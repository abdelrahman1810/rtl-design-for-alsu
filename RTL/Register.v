==> flow/design.v <==
module ALUS #(
    parameter INPUT_PRIORITY = "A", FULL_ADDER = "ON"
) (
    input clk, cin, serial_in,
    input [2:0] A, B, opcode, 
    input red_op_A, red_op_B, bypass_A, bypass_B, direction,
    output reg [15:0]leds, 
    output reg [5:0]out 
);
    always @(posedge clk) begin
        leds <= 0;
        if (bypass_A && bypass_B) begin
            if (INPUT_PRIORITY=="A")
                out <= A;
            else if (INPUT_PRIORITY=="B")
                out <= B;
        end
        else if (bypass_A)
            out <= A;
        else if (bypass_B)
            out <= B;
        else if (opcode==3'b000) begin
            if (red_op_A&&red_op_B) begin
                if (INPUT_PRIORITY=="A")
                    out <= &A;
                else if (INPUT_PRIORITY=="B")
                    out <= &B;
            end
            else if (red_op_A)
                out <= &A;
            else if (red_op_B)
                out <= &B;
            else
                out <= A & B;
        end 
        else if (opcode==3'b001) begin
            if (red_op_A&&red_op_B) begin
                if (INPUT_PRIORITY=="A") out <= ^A;
                else if (INPUT_PRIORITY=="B") out <= ^B;
            end
            else if (red_op_A)
                out <= ^A;
            else if (red_op_B)
                out <= ^B;
            else
                out <= A ^ B;
        end 
        else if (red_op_A||red_op_B) begin
            leds <= ~leds;
            out <= 0;
        end
        else if (opcode==3'b010) begin
            if (FULL_ADDER=="ON") 
                out <= A + B + cin;
            else if (FULL_ADDER=="OFF")
                out <= A + B;
        end 
        else if (opcode==3'b011)
            out <= A * B;
        else if (opcode==3'b100)
            out <= (direction)? {out[4:0],serial_in}:{serial_in,out[5:1]};
        else if (opcode==3'b101) 
            out <= (direction)? {out[4:0],out[5]}:{out[0],out[5:1]};
        else if (opcode==3'b110 || opcode==3'b111) begin
            leds <= ~leds;
            out <= 0;
        end
    end
endmodule
module Register #(
    parameter INPUT_PRIORITY = "A", FULL_ADDER = "ON"
) (
    input clk, rst, cin, serial_in,
    input [2:0] A, B, opcode, 
    input red_op_A, red_op_B, bypass_A, bypass_B, direction,
    output [15:0]leds,
    output reg [5:0]out 
);
    reg cin_reg, serial_in_reg;
    reg [2:0] A_reg, B_reg, opcode_reg;
    reg red_op_A_reg, red_op_B_reg, bypass_A_reg, bypass_B_reg, direction_reg;
    wire [5:0]out_reg;
    always @(posedge clk or posedge rst) begin
        if (rst) begin
            cin_reg <= 0;
            serial_in_reg <= 0;
            A_reg <= 0;
            B_reg <= 0;
            opcode_reg <= 0;
            red_op_A_reg <= 0;
            red_op_B_reg <= 0;
            bypass_A_reg <= 0;
            bypass_B_reg <= 0;
            direction_reg <= 0;
            out <= 0;
        end
        else begin
            cin_reg <= cin;
            serial_in_reg <= serial_in;
            A_reg <= A;
            B_reg <= B;
            opcode_reg <= opcode;
            red_op_A_reg <= red_op_A;
            red_op_B_reg <= red_op_B;
            bypass_A_reg <= bypass_A;
            bypass_B_reg <= bypass_B;
            direction_reg <= direction;
            out <= out_reg;
        end
    end
    ALUS #(
    .INPUT_PRIORITY(INPUT_PRIORITY), .FULL_ADDER(FULL_ADDER)
    )alu(
        clk, cin_reg, serial_in_reg, A_reg, B_reg, opcode_reg, 
        red_op_A_reg, red_op_B_reg, bypass_A_reg, bypass_B_reg, direction_reg, 
        leds, out_reg 
    );
endmodule
### Tool chain data of Register

Tool output for the design above, in the order of the flow.
Lines are those of the file above, counted from 1.
Operators: Yosys type, input widths -> output width; for muxes data width and select width s.
Not given: n/a

| inputs | value |
|---|---|
| top module | Register |
| clock port | clk |
| cell library | sky130hd |
| corner | tt_025C_1v80 |

### Elaborated design

Counts by Yosys on the flattened word-level netlist (proc, flatten, opt, wreduce; memories kept). Register bits leave out memories and registers merged into their read ports (data or address). Print and check cells are left out. Cells with the same type and inputs are merged into one.

| storage and ports | value |
|---|---|
| flip-flop bits (word level) | 44 |
| output and inout port bits | 22 |
| bits of input ports | 18 |
| word-level cells | 65 |

| operators by class | value |
|---|---|
| mux-type cells | 25 |
| multiply operators | 1 |
| equality and inequality tests | 7 |
| bitwise operators | 3 |
| add/subtract/negate cells | 2 |
| reduce/logical cells | 13 |

Operators with widths:

| cell | count |
|---|---|
| $mux 6 | 16 |
| $mux 16 | 6 |
| $mul 3x3->6 | 1 |
| $not 16->16 | 1 |
| $eq 3x3->1 const B | 4 |
| $reduce_bool 11->1 | 1 |
| $mux 3 | 3 |
| $reduce_bool 8->1 | 1 |
| $eq 3x2->1 const B | 2 |
| $reduce_and 3->1 | 2 |
| $reduce_xor 3->1 | 2 |
| $add 6x1->6 | 1 |
| $reduce_or 5->1 | 1 |
| $add 3x3->4 | 1 |
| $eq 3x1->1 const B | 1 |
| $and 3x3->3 | 1 |
| $xor 3x3->3 | 1 |
| $logic_not 3->1 | 1 |
| $reduce_or 3->1 | 1 |
| $logic_and 1x1->1 | 2 |
| $logic_or 1x1->1 | 2 |

### Logic depth

Yosys ltp: most cells in a row. Word level: on the elaborated netlist, between registers, memories and ports. Mapped: between sequential cells and ports; inverters and the memories' decode and read muxes count.

| logic depth | value |
|---|---|
| depth after elaboration | 13 |
| ABC_AREA | 0 |
| depth in mapped cells | 9 |
| gate-level depth less buffers | 9 |

### Synthesis result

Source: synth_stat.txt of the flow (Yosys; design flattened, memories mapped). It holds for the ABC_AREA given above (unset counts as 0); a run with the other value may have another netlist.
Totals and module areas in this step are rounded.

| mapped netlist | value |
|---|---|
| sequential area | 0.00102 mm2 |
| cell area after synthesis | 0.00193 mm2 |
| cells in the netlist | 177 |
| flip-flop cells | 44 |
| buffer cells | 8 |

Cells by type:

| cell | count | area in all (um2) |
|---|---|---|
| sky130_fd_sc_hd__dfrtp_1 | 22 | 550.528 |
| sky130_fd_sc_hd__dfxtp_1 | 19 | 380.365 |
| sky130_fd_sc_hd__ha_1 | 12 | 150.144 |
| sky130_fd_sc_hd__edfxtp_1 | 3 | 90.086 |
| sky130_fd_sc_hd__nor2_1 | 23 | 86.333 |
| sky130_fd_sc_hd__fa_1 | 3 | 60.058 |
| sky130_fd_sc_hd__mux2i_1 | 4 | 40.038 |
| sky130_fd_sc_hd__inv_1 | 10 | 37.536 |
| sky130_fd_sc_hd__nand2_1 | 10 | 37.536 |
| sky130_fd_sc_hd__nor2b_1 | 6 | 37.536 |
| sky130_fd_sc_hd__o21ai_0 | 6 | 30.029 |
| sky130_fd_sc_hd__xnor2_1 | 3 | 26.275 |
| sky130_fd_sc_hd__xor2_1 | 3 | 26.275 |
| sky130_fd_sc_hd__and2_1 | 4 | 25.024 |
| sky130_fd_sc_hd__o211ai_1 | 3 | 22.522 |
| sky130_fd_sc_hd__clkbuf_1 | 5 | 18.768 |
| sky130_fd_sc_hd__a211o_1 | 2 | 17.517 |
| sky130_fd_sc_hd__o221ai_1 | 2 | 17.517 |

Other cell types: 30; their cells: 37.
By module: a second synthesis without flattening, with its own total; a netlist apart from the flattened one above.

| unflattened totals | value |
|---|---|
| cell total of the unflattened synthesis | 169 |
| area (unflattened synthesis) | 0.00187 mm2 |

Rows give one instance, submodules left out.

By module:

| module | times used | area (mm2) | seq. area (mm2) | cells |
|---|---|---|---|---|
| ALUS | 1 | 0.00132 | 0.00047 | 146 |
| Register | 1 | 0.000554 | 0.000551 | 23 |

### Path before layout

OpenSTA on the mapped netlist: ideal clock, no wires. The path of least setup slack (recovery checks aside). Input and output delay are each 20% of the period. Register names are those of the netlist, which keeps one name where synthesis merged equal registers.

| path after synthesis | value |
|---|---|
| path kind | reg2reg |
| start point | register A_reg[1] |
| end point | register alu.out[4] |
| driving pins on the path | 10 |
| path delay | 2.257 ns |
| library setup time | 0.127 ns |
| clock period | 2.22 ns |
| required time | 2.093 ns |
| setup slack | -0.036 ns |
| arrival time | 2.130 ns |
| buffers on the path | 0 |
| time at the first pin | 0.000 ns |
| period reached after synthesis | 2.256 ns |

"path delay" = arrival - input delay + setup time.
"driving pins on the path": output pins that drive a net of the path, with the launching flip-flop's if there is one; two outputs of one cell count as two.
"period reached after synthesis" = period - worst setup slack (recovery checks aside). The figure is calculated, with input and output delays left at 20% of the set period.
The rows between start and end are the longest chain of elaborated cells between them; the timing report does not say that the signal goes this way. Where chains are equally long, one stands for them.
Each line given opens the expression or statement behind the cell; cells for indexed reads and writes are added by Yosys, which also makes memories of some case tables.
A register here has more assigning lines than the two given.

| between the ends, after synthesis | value |
|---|---|
| path through | sky130_fd_sc_hd__dfrtp_1 sky130_fd_sc_hd__ha_1 sky130_fd_sc_hd__inv_1 sky130_fd_sc_hd__fa_1 sky130_fd_sc_hd__inv_1 sky130_fd_sc_hd__ha_1 sky130_fd_sc_hd__fa_1 sky130_fd_sc_hd__xor2_1 sky130_fd_sc_hd__a2bb2oi_1 sky130_fd_sc_hd__o21ai_0 |
| cells in the longest elaborated chain | 6 |
| elaborated cells on any way between the ends | 8 |
| RTL lines with such cells | 7 |
| those cells by class | add/sub: 2; mul: 1; mux: 5 |

Ends and longest elaborated chain, after synthesis:

| what | line | RTL |
|---|---|---|
| from (decl) | 80 | `reg [2:0] A_reg, B_reg, opcode_reg;` |
| from (assign) | 87 | `A_reg <= 0;` |
| from (assign) | 100 | `A_reg <= A;` |
| $mul 3x3->6 | 59 | `out <= A * B;` |
| $mux 6 | 58 | `else if (opcode==3'b011)` |
| $mux 6 | 52 | `else if (opcode==3'b010) begin` |
| $mux 6 | 48 | `else if (red_op_A\|\|red_op_B) begin` |
| $mux 6 | 36 | `else if (opcode==3'b001) begin` |
| $mux 6 | 22 | `else if (opcode==3'b000) begin` |
| to (assign) | 25 | `out <= &A;` |
| to (assign) | 27 | `out <= &B;` |
| to (decl) | 8 | `output reg [5:0]out` |

### Worst path after layout

Path of least setup slack in the final report of run 2 (OpenROAD, finished layout, wires in). Where an end is a register, its clock arrival counts in the times.

| path post-layout | value |
|---|---|
| path kind | reg2reg |
| start point | register A_reg[1] |
| end point | register alu.out[1] |
| time at the first pin | 0.28 ns |
| library setup time | 0.25 ns |
| required time | 2.69 ns |
| clock period | 2.66 ns |
| buffers on the path | 2 |
| setup slack | 0.41 ns |
| arrival time | 2.27 ns |
| driving pins on the path | 11 |

The rows between start and end are the longest chain of elaborated cells between them; the timing report does not say that the signal goes this way. Where chains are equally long, one stands for them.
A register here has more assigning lines than the two given.

| between the ends, post-layout | value |
|---|---|
| path through | sky130_fd_sc_hd__dfrtp_1 sky130_fd_sc_hd__buf_6 sky130_fd_sc_hd__buf_6 sky130_fd_sc_hd__inv_2 sky130_fd_sc_hd__fa_1 sky130_fd_sc_hd__inv_1 sky130_fd_sc_hd__ha_2 sky130_fd_sc_hd__mux2i_1 sky130_fd_sc_hd__o21ai_1 sky130_fd_sc_hd__a32oi_1 sky130_fd_sc_hd__o21ai_1 |
| cells in the longest elaborated chain | 9 |
| elaborated cells on any way between the ends | 19 |
| RTL lines with such cells | 18 |
| those cells by class | add/sub: 2; mul: 1; mux: 14; logic: 2 |

Ends and longest elaborated chain, post-layout:

| what | line | RTL |
|---|---|---|
| from (decl) | 80 | `reg [2:0] A_reg, B_reg, opcode_reg;` |
| from (assign) | 87 | `A_reg <= 0;` |
| from (assign) | 100 | `A_reg <= A;` |
| $mul 3x3->6 | 59 | `out <= A * B;` |
| $mux 6 | 58 | `else if (opcode==3'b011)` |
| $mux 6 | 52 | `else if (opcode==3'b010) begin` |
| $mux 6 | 48 | `else if (red_op_A\|\|red_op_B) begin` |
| $mux 6 | 36 | `else if (opcode==3'b001) begin` |
| $mux 6 | 22 | `else if (opcode==3'b000) begin` |
| $mux 3 | 20 | `else if (bypass_B)` |
| $mux 3 | 18 | `else if (bypass_A)` |
| $mux 3 | 12 | `if (bypass_A && bypass_B) begin` |
| to (assign) | 25 | `out <= &A;` |
| to (assign) | 27 | `out <= &B;` |
| to (decl) | 8 | `output reg [5:0]out` |

Ticket comment

Flow measurements of Register on sky130hd: 2 stored runs with different settings, listed in no order. Input and output delays are each 20% of the period that was set; the output load is 0.01 pF.
"achieved clock period" = clock period - worst setup slack. The figure is calculated, with input and output delays left at 20% of the set period.
"overall power" rests on the timing tool's default activity at the inputs, not on a simulated workload.
The measured numbers are rounded.

## Run 1

==> flow/run.sh <==
#!/bin/bash
# the make line also repeats the synthesis and layout settings of config.mk as NAME=value (left out here)
make -C /OpenROAD-flow-scripts/flow DESIGN_CONFIG=/design/flow/config.mk WORK_HOME=/design/flow/orfs CLKGATE_MAP_FILE= finish
==> flow/config.mk <==
export PLATFORM = sky130hd
export DESIGN_NAME = Register
export DESIGN_NICKNAME = Register
export VERILOG_FILES = /design/flow/design.v
export SDC_FILE = /design/flow/constraint.sdc
export NUM_CORES = 4
export LEC_CHECK = 0
export ABC_AREA = 1
export CAP_MARGIN = 20
export CELL_PAD_IN_SITES_GLOBAL_PLACEMENT = 2
export CORE_MARGIN = 3
export CORE_UTILIZATION = 54
export CTS_CLUSTER_SIZE = 94
export MAX_ROUTING_LAYER = met5
export PLACE_DENSITY = 0.92
export SETUP_SLACK_MARGIN = 0.27
export SLEW_MARGIN = 20
==> flow/constraint.sdc <==
create_clock -name core_clock -period 1.72 [get_ports {clk}]
set_input_delay 0.3440 -clock core_clock [delete_from_list [all_inputs] [get_ports {clk}]]
set_output_delay 0.3440 -clock core_clock [all_outputs]
set_load 0.01 [all_outputs]

Run 1: incomplete, placement halted on GPL-0301

## Run 2

==> flow/run.sh <==
#!/bin/bash
# the make line also repeats the synthesis and layout settings of config.mk as NAME=value (left out here)
make -C /OpenROAD-flow-scripts/flow DESIGN_CONFIG=/design/flow/config.mk WORK_HOME=/design/flow/orfs CLKGATE_MAP_FILE= finish
==> flow/config.mk <==
export PLATFORM = sky130hd
export DESIGN_NAME = Register
export DESIGN_NICKNAME = Register
export VERILOG_FILES = /design/flow/design.v
export SDC_FILE = /design/flow/constraint.sdc
export NUM_CORES = 4
export LEC_CHECK = 0
export CAP_MARGIN = 20
export CORE_MARGIN = 2
export CORE_UTILIZATION = 40
export SETUP_SLACK_MARGIN = 0.38
export SLEW_MARGIN = 20
==> flow/constraint.sdc <==
create_clock -name core_clock -period 2.66 [get_ports {clk}]
set_input_delay 0.5320 -clock core_clock [delete_from_list [all_inputs] [get_ports {clk}]]
set_output_delay 0.5320 -clock core_clock [all_outputs]
set_load 0.01 [all_outputs]

| result of run 2 | value |
|---|---|
| chip area after synthesis (Yosys) | 0.00193 mm2 |
| achieved clock period | 2.246 ns |
| standard-cell area after layout | 0.00257 mm2 |
| utilization of the finished layout | 54.7% |
| post-route worst hold slack | 0.369 ns |
| overall power | 1.40 mW |
| setup TNS | 0.000 ns |
| setup slack of the worst path | 0.414 ns |
| overall die area | 0.00538 mm2 |
